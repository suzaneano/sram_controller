==> flow/design.v <==
`default_nettype none
module sram_controller_ahb_lite (
    input  logic        hclk,               
    input  logic        hreset_n,           
    input  logic        hsel,               
    input  logic [7:0]  haddr,              
    input  logic        hwrite,             
    input  logic [1:0]  htrans,             
    input  logic [2:0]  hsize,              
    input  logic [31:0] hwdata,             
    output logic [31:0] hrdata,             
    output logic        hready,             
    output logic        hresp,              
    input  logic        hready_gate,        
    input  logic [1:0]  fsm_state,          
    output logic        sram_clk0,          
    output logic        sram_csb0,          
    output logic        sram_web0,          
    output logic [7:0]  sram_addr0,         
    output logic [31:0] sram_din0,          
    output logic [3:0]  sram_wmask0,        
    input  logic [31:0] sram_dout0,         
    output logic        parity_error        
);
    logic valid_transfer;                   
    logic read_enable;                      
    logic write_enable;                     
    logic [31:0] hrdata_reg;                
    logic [31:0] hrdata_falling;           
    logic parity_out;                       
    logic parity_in;                        
    logic parity_write_en;                  
    logic parity_read_en;                   
    assign sram_addr0 = haddr[7:0];
    assign valid_transfer = hsel && htrans[1];   
    assign read_enable  = valid_transfer && !hwrite;
    assign write_enable = valid_transfer && hwrite;
    assign sram_csb0 = !valid_transfer;    
    assign sram_web0 = !write_enable;      
    assign sram_clk0 = hclk;
    assign sram_din0 = hwdata;
    always_comb begin
        case (hsize)
            3'b000: begin   
                case (haddr[1:0])
                    2'b00: sram_wmask0 = 4'b0001;   
                    2'b01: sram_wmask0 = 4'b0010;   
                    2'b10: sram_wmask0 = 4'b0100;   
                    2'b11: sram_wmask0 = 4'b1000;   
                endcase
            end
            3'b001: begin   
                sram_wmask0 = haddr[1] ? 4'b1100 : 4'b0011;   
            end
            default: begin   
                sram_wmask0 = 4'b1111;   
            end
        endcase
    end
    always_ff @(negedge hclk or negedge hreset_n) begin
        if (!hreset_n) begin
            hrdata_falling <= 32'h0;
        end else begin
            if (read_enable) begin
                hrdata_falling <= sram_dout0;   
            end
        end
    end
    always_ff @(posedge hclk or negedge hreset_n) begin
        if (!hreset_n) begin
            hrdata_reg <= 32'h0;
        end else begin
            hrdata_reg <= hrdata_falling;
        end
    end
    assign hrdata = hrdata_reg;
    always_comb begin
        if (!hready_gate) begin
            hready = 1'b0;
        end else if (valid_transfer) begin
            hready = 1'b1;
        end else begin
            hready = 1'b1;
        end
    end
    assign hresp = 1'b0;   
    assign parity_write_en = write_enable;
    assign parity_read_en = read_enable;
    sram_controller_parity i_parity (
        .clk(hclk),
        .reset_n(hreset_n),
        .wdata(hwdata),                     
        .write_enable(parity_write_en),
        .waddr(haddr),
        .rdata(hrdata_reg),                  
        .read_enable(parity_read_en),
        .raddr(haddr),
        .parity_out(parity_out),            
        .parity_in(parity_in),              
        .parity_error(parity_error)         
    );
    sram_controller_parity_storage i_parity_storage (
        .clk(hclk),
        .reset_n(hreset_n),
        .write_enable(parity_write_en),
        .write_addr(haddr),
        .write_parity(parity_out),
        .read_addr(haddr),
        .read_parity(parity_in)
    );
endmodule
`default_nettype wire
`default_nettype none
module sram_controller_parity (
    input  logic        clk,
    input  logic        reset_n,
    input  logic [31:0] wdata,               
    input  logic        write_enable,        
    input  logic [7:0]  waddr,               
    input  logic [31:0] rdata,               
    input  logic        read_enable,         
    input  logic [7:0]  raddr,               
    output logic        parity_out,          
    input  logic        parity_in,           
    output logic        parity_error         
);
    logic parity_gen;
    assign parity_gen = ^wdata;   
    assign parity_out = !parity_gen;   
    logic parity_check;
    logic parity_mismatch;
    assign parity_check = ^rdata;   
    assign parity_mismatch = (parity_check ^ parity_in) != 1'b1;
    always_ff @(posedge clk or negedge reset_n) begin
        if (!reset_n) begin
            parity_error <= 1'b0;
        end else begin
            if (read_enable) begin
                parity_error <= parity_mismatch;
            end else begin
                parity_error <= 1'b0;
            end
        end
    end
endmodule
`default_nettype wire
`default_nettype none
module sram_controller_parity_storage (
    input  logic        clk,
    input  logic        reset_n,
    input  logic        write_enable,
    input  logic [7:0]  write_addr,
    input  logic        write_parity,
    input  logic [7:0]  read_addr,
    output logic        read_parity
);
    logic [7:0] parity_mem [0:31];   
    always_ff @(posedge clk or negedge reset_n) begin
        if (!reset_n) begin
            for (int i = 0; i < 32; i++) begin
                parity_mem[i] <= 8'h0;
            end
        end else if (write_enable) begin
            parity_mem[write_addr[7:3]][write_addr[2:0]] <= write_parity;
        end
    end
    assign read_parity = parity_mem[read_addr[7:3]][read_addr[2:0]];
endmodule
`default_nettype wire
## From RTL to reports: sram_controller_ahb_lite

Tool output for the design above, in the order of the flow.
Lines are those of the file above, counted from 1.
Cell names lack the library's common part.
Not given: -

- Top module: sram_controller_ahb_lite
- Clock port: hclk
- Cell library: sky130hd
- Corner: tt_025C_1v80

## Elaborated design

Source: Yosys, flattened and elaborated. Widths are those after wreduce. Registers that Yosys merges into a memory's read port (data or address) are not register bits. Print and check cells do not count. Equal cells are merged and count once.

- Flip-flop bits (word level): 321

- Eq/ne operators: 35
- Reduce/logical cells: 76
- $add $sub $neg: 1
- Bitwise logic cells: 99
- Shift operators: 3
- Mux-type cells: 38

Operator list:

| cell | number |
|---|---|
| 31-bit OR reduction | 32 |
| 8-bit AND | 32 |
| 8-bit bitwise OR | 32 |
| 8-bit case mux with 32-bit select | 1 |
| 8-bit two-way mux | 32 |
| 5-bit equality test (second input constant) | 16 |
| 2-bit AND reduction | 32 |
| 32-bit parity | 2 |
| 5-bit by 4-bit equality test with 1-bit output (second input constant) | 8 |
| 1-bit NOT | 33 |
| 5-bit by 3-bit equality test with 1-bit output (second input constant) | 4 |
| 4-bit case mux with 4-bit select | 1 |
| 5-bit by 2-bit equality test with 1-bit output (second input constant) | 2 |
| 1-bit by 4-bit variable shift with 8-bit output | 1 |
| 1-bit by 4-bit variable shift with 8-bit output (first input constant) | 1 |
| 8-bit by 3-bit indexed select with 1-bit output | 1 |
| 8-bit NOT | 1 |
| 4-bit case mux with 2-bit select | 1 |
| 5-bit by 1-bit equality test with 1-bit output (second input constant) | 1 |
| 5-bit zero test | 1 |
| 1-bit zero test | 4 |
| 2-bit equality test (second input constant) | 2 |
| 3-bit negator with 4-bit output | 1 |
| 4-bit two-way mux | 1 |
| 1-bit logical AND | 3 |
| 3-bit by 1-bit equality test with 1-bit output (second input constant) | 1 |
| 3-bit zero test | 1 |
| 2-bit by 1-bit equality test with 1-bit output (second input constant) | 1 |

Other operator kinds: 3; their cells: 4.

## Longest topological paths

Depth = most cells in a row (Yosys ltp): at word level without a register or memory, in the mapped netlist without a sequential cell, where the memories' decode and read muxes count.

- Depth after elaboration: 6
- ABC_AREA: 0
- Depth in mapped cells: 12
- Depth with buffers taken out: 8

## Mapped cells and area

The flow's flattened synthesis, as Yosys stat reports it; memories are mapped. The netlist is that of the ABC_AREA named above (0 if unset); the other value can give another one.
The area totals of this step are shown rounded.

Cell types:

| type | number | total area (um^2) |
|---|---|---|
| dfrtp_1 | 289 | 7.23E+03 |
| o21ai_0 | 367 | 1.84E+03 |
| dfrtn_1 | 32 | 800.768 |
| nand3_1 | 152 | 760.73 |
| mux2_2 | 46 | 517.997 |
| o31ai_1 | 67 | 502.982 |
| xnor2_1 | 57 | 499.229 |
| o21ai_1 | 94 | 470.451 |
| clkbuf_1 | 116 | 435.418 |
| buf_4 | 43 | 322.81 |
| nand4_1 | 31 | 193.936 |
| mux2i_1 | 17 | 170.163 |
| nand2_1 | 41 | 153.898 |
| buf_2 | 27 | 135.13 |
| a32o_1 | 8 | 80.077 |
| ha_1 | 6 | 75.072 |
| a31oi_1 | 11 | 68.816 |
| and3b_1 | 7 | 61.309 |

Not listed: further types 43, cells in them 154.

- Mapped area: 15,400 um^2
- Sequential part of the area: 8,030 um^2
- Flip-flop cells: 321
- Standard cells after synthesis: 1,565

The figures by module come from a second, unflattened synthesis with its own total; it is not the netlist above.

- Cell total of the unflattened synthesis: 1,559
- Area (unflattened synthesis): 15,900 um^2

Rows give one instance, submodules left out.

Modules:

| module | times used | cells | area (um^2) | sequential area (um^2) |
|---|---|---|---|---|
| sram_controller_parity_storage | 1 | 1,339 | 12,800 | 6,410 |
| sram_controller_ahb_lite | 1 | 156 | 2,500 | 1,600 |
| sram_controller_parity | 1 | 64 | 598 | 25.0 |

Stored flow runs of sram_controller_ahb_lite (2 of them; Yosys, OpenROAD, sky130hd). They differ in their settings and are not a sequence. Constraints: input delay and output delay 20% of the set period each, output load 0.01 pF.
"power" is the tool's figure for a default switching activity; nothing was simulated.
The measured numbers are rounded.

### Run 1

==> flow/run.sh <==
#!/bin/bash
# the make line also repeats the synthesis and layout settings of config.mk as NAME=value (left out here)
make -C /OpenROAD-flow-scripts/flow DESIGN_CONFIG=/design/flow/config.mk WORK_HOME=/design/flow/orfs CLKGATE_MAP_FILE= finish
==> flow/config.mk <==
export PLATFORM = sky130hd
export DESIGN_NAME = sram_controller_ahb_lite
export DESIGN_NICKNAME = sram_controller_ahb_lite
export VERILOG_FILES = /design/flow/design.v
export SDC_FILE = /design/flow/constraint.sdc
export NUM_CORES = 4
export LEC_CHECK = 0
export CAP_MARGIN = 0
export CELL_PAD_IN_SITES_GLOBAL_PLACEMENT = 2
export CORE_ASPECT_RATIO = 0.66
export CORE_MARGIN = 2
export CORE_UTILIZATION = 28
export GPL_ROUTABILITY_DRIVEN = 1
export GPL_TIMING_DRIVEN = 1
export PLACE_DENSITY_LB_ADDON = 0.0
export SETUP_SLACK_MARGIN = 0.53
export SLEW_MARGIN = 20
export TNS_END_PERCENT = 85
==> flow/constraint.sdc <==
create_clock -name core_clock -period 7.47 [get_ports {hclk}]
set_input_delay 1.4940 -clock core_clock [delete_from_list [all_inputs] [get_ports {hclk}]]
set_output_delay 1.4940 -clock core_clock [all_outputs]
set_load 0.01 [all_outputs]

Results of run 1:
- Chip area after synthesis (Yosys): 15,400 um^2
- Utilization after layout: 34.6 %
- Setup slack of the worst path: 1.14 ns
- Power: 5,060 uW
- Full die area: 56,800 um^2

### Run 2

==> flow/run.sh <==
#!/bin/bash
# the make line also repeats the synthesis and layout settings of config.mk as NAME=value (left out here)
make -C /OpenROAD-flow-scripts/flow DESIGN_CONFIG=/design/flow/config.mk WORK_HOME=/design/flow/orfs CLKGATE_MAP_FILE= finish
==> flow/config.mk <==
export PLATFORM = sky130hd
export DESIGN_NAME = sram_controller_ahb_lite
export DESIGN_NICKNAME = sram_controller_ahb_lite
export VERILOG_FILES = /design/flow/design.v
export SDC_FILE = /design/flow/constraint.sdc
export NUM_CORES = 4
export LEC_CHECK = 0
export ABC_AREA = 0
export CAP_MARGIN = 20
export CELL_PAD_IN_SITES_GLOBAL_PLACEMENT = 1
export CORE_MARGIN = 5
export CORE_UTILIZATION = 63
export CTS_CLUSTER_DIAMETER = 163
export GPL_ROUTABILITY_DRIVEN = 1
export GPL_TIMING_DRIVEN = 1
export PLACE_DENSITY = 0.82
export SETUP_SLACK_MARGIN = 2.41
export SLEW_MARGIN = 30
==> flow/constraint.sdc <==
create_clock -name core_clock -period 8.46 [get_ports {hclk}]
set_input_delay 1.6920 -clock core_clock [delete_from_list [all_inputs] [get_ports {hclk}]]
set_output_delay 1.6920 -clock core_clock [all_outputs]
set_load 0.01 [all_outputs]

Results of run 2:
- Chip area after synthesis (Yosys): 15,400 um^2
- Utilization after layout: 75.1 %
- Setup slack of the worst path: 2.17 ns
- Power: 4,310 uW
- Full die area: 27,600 um^2
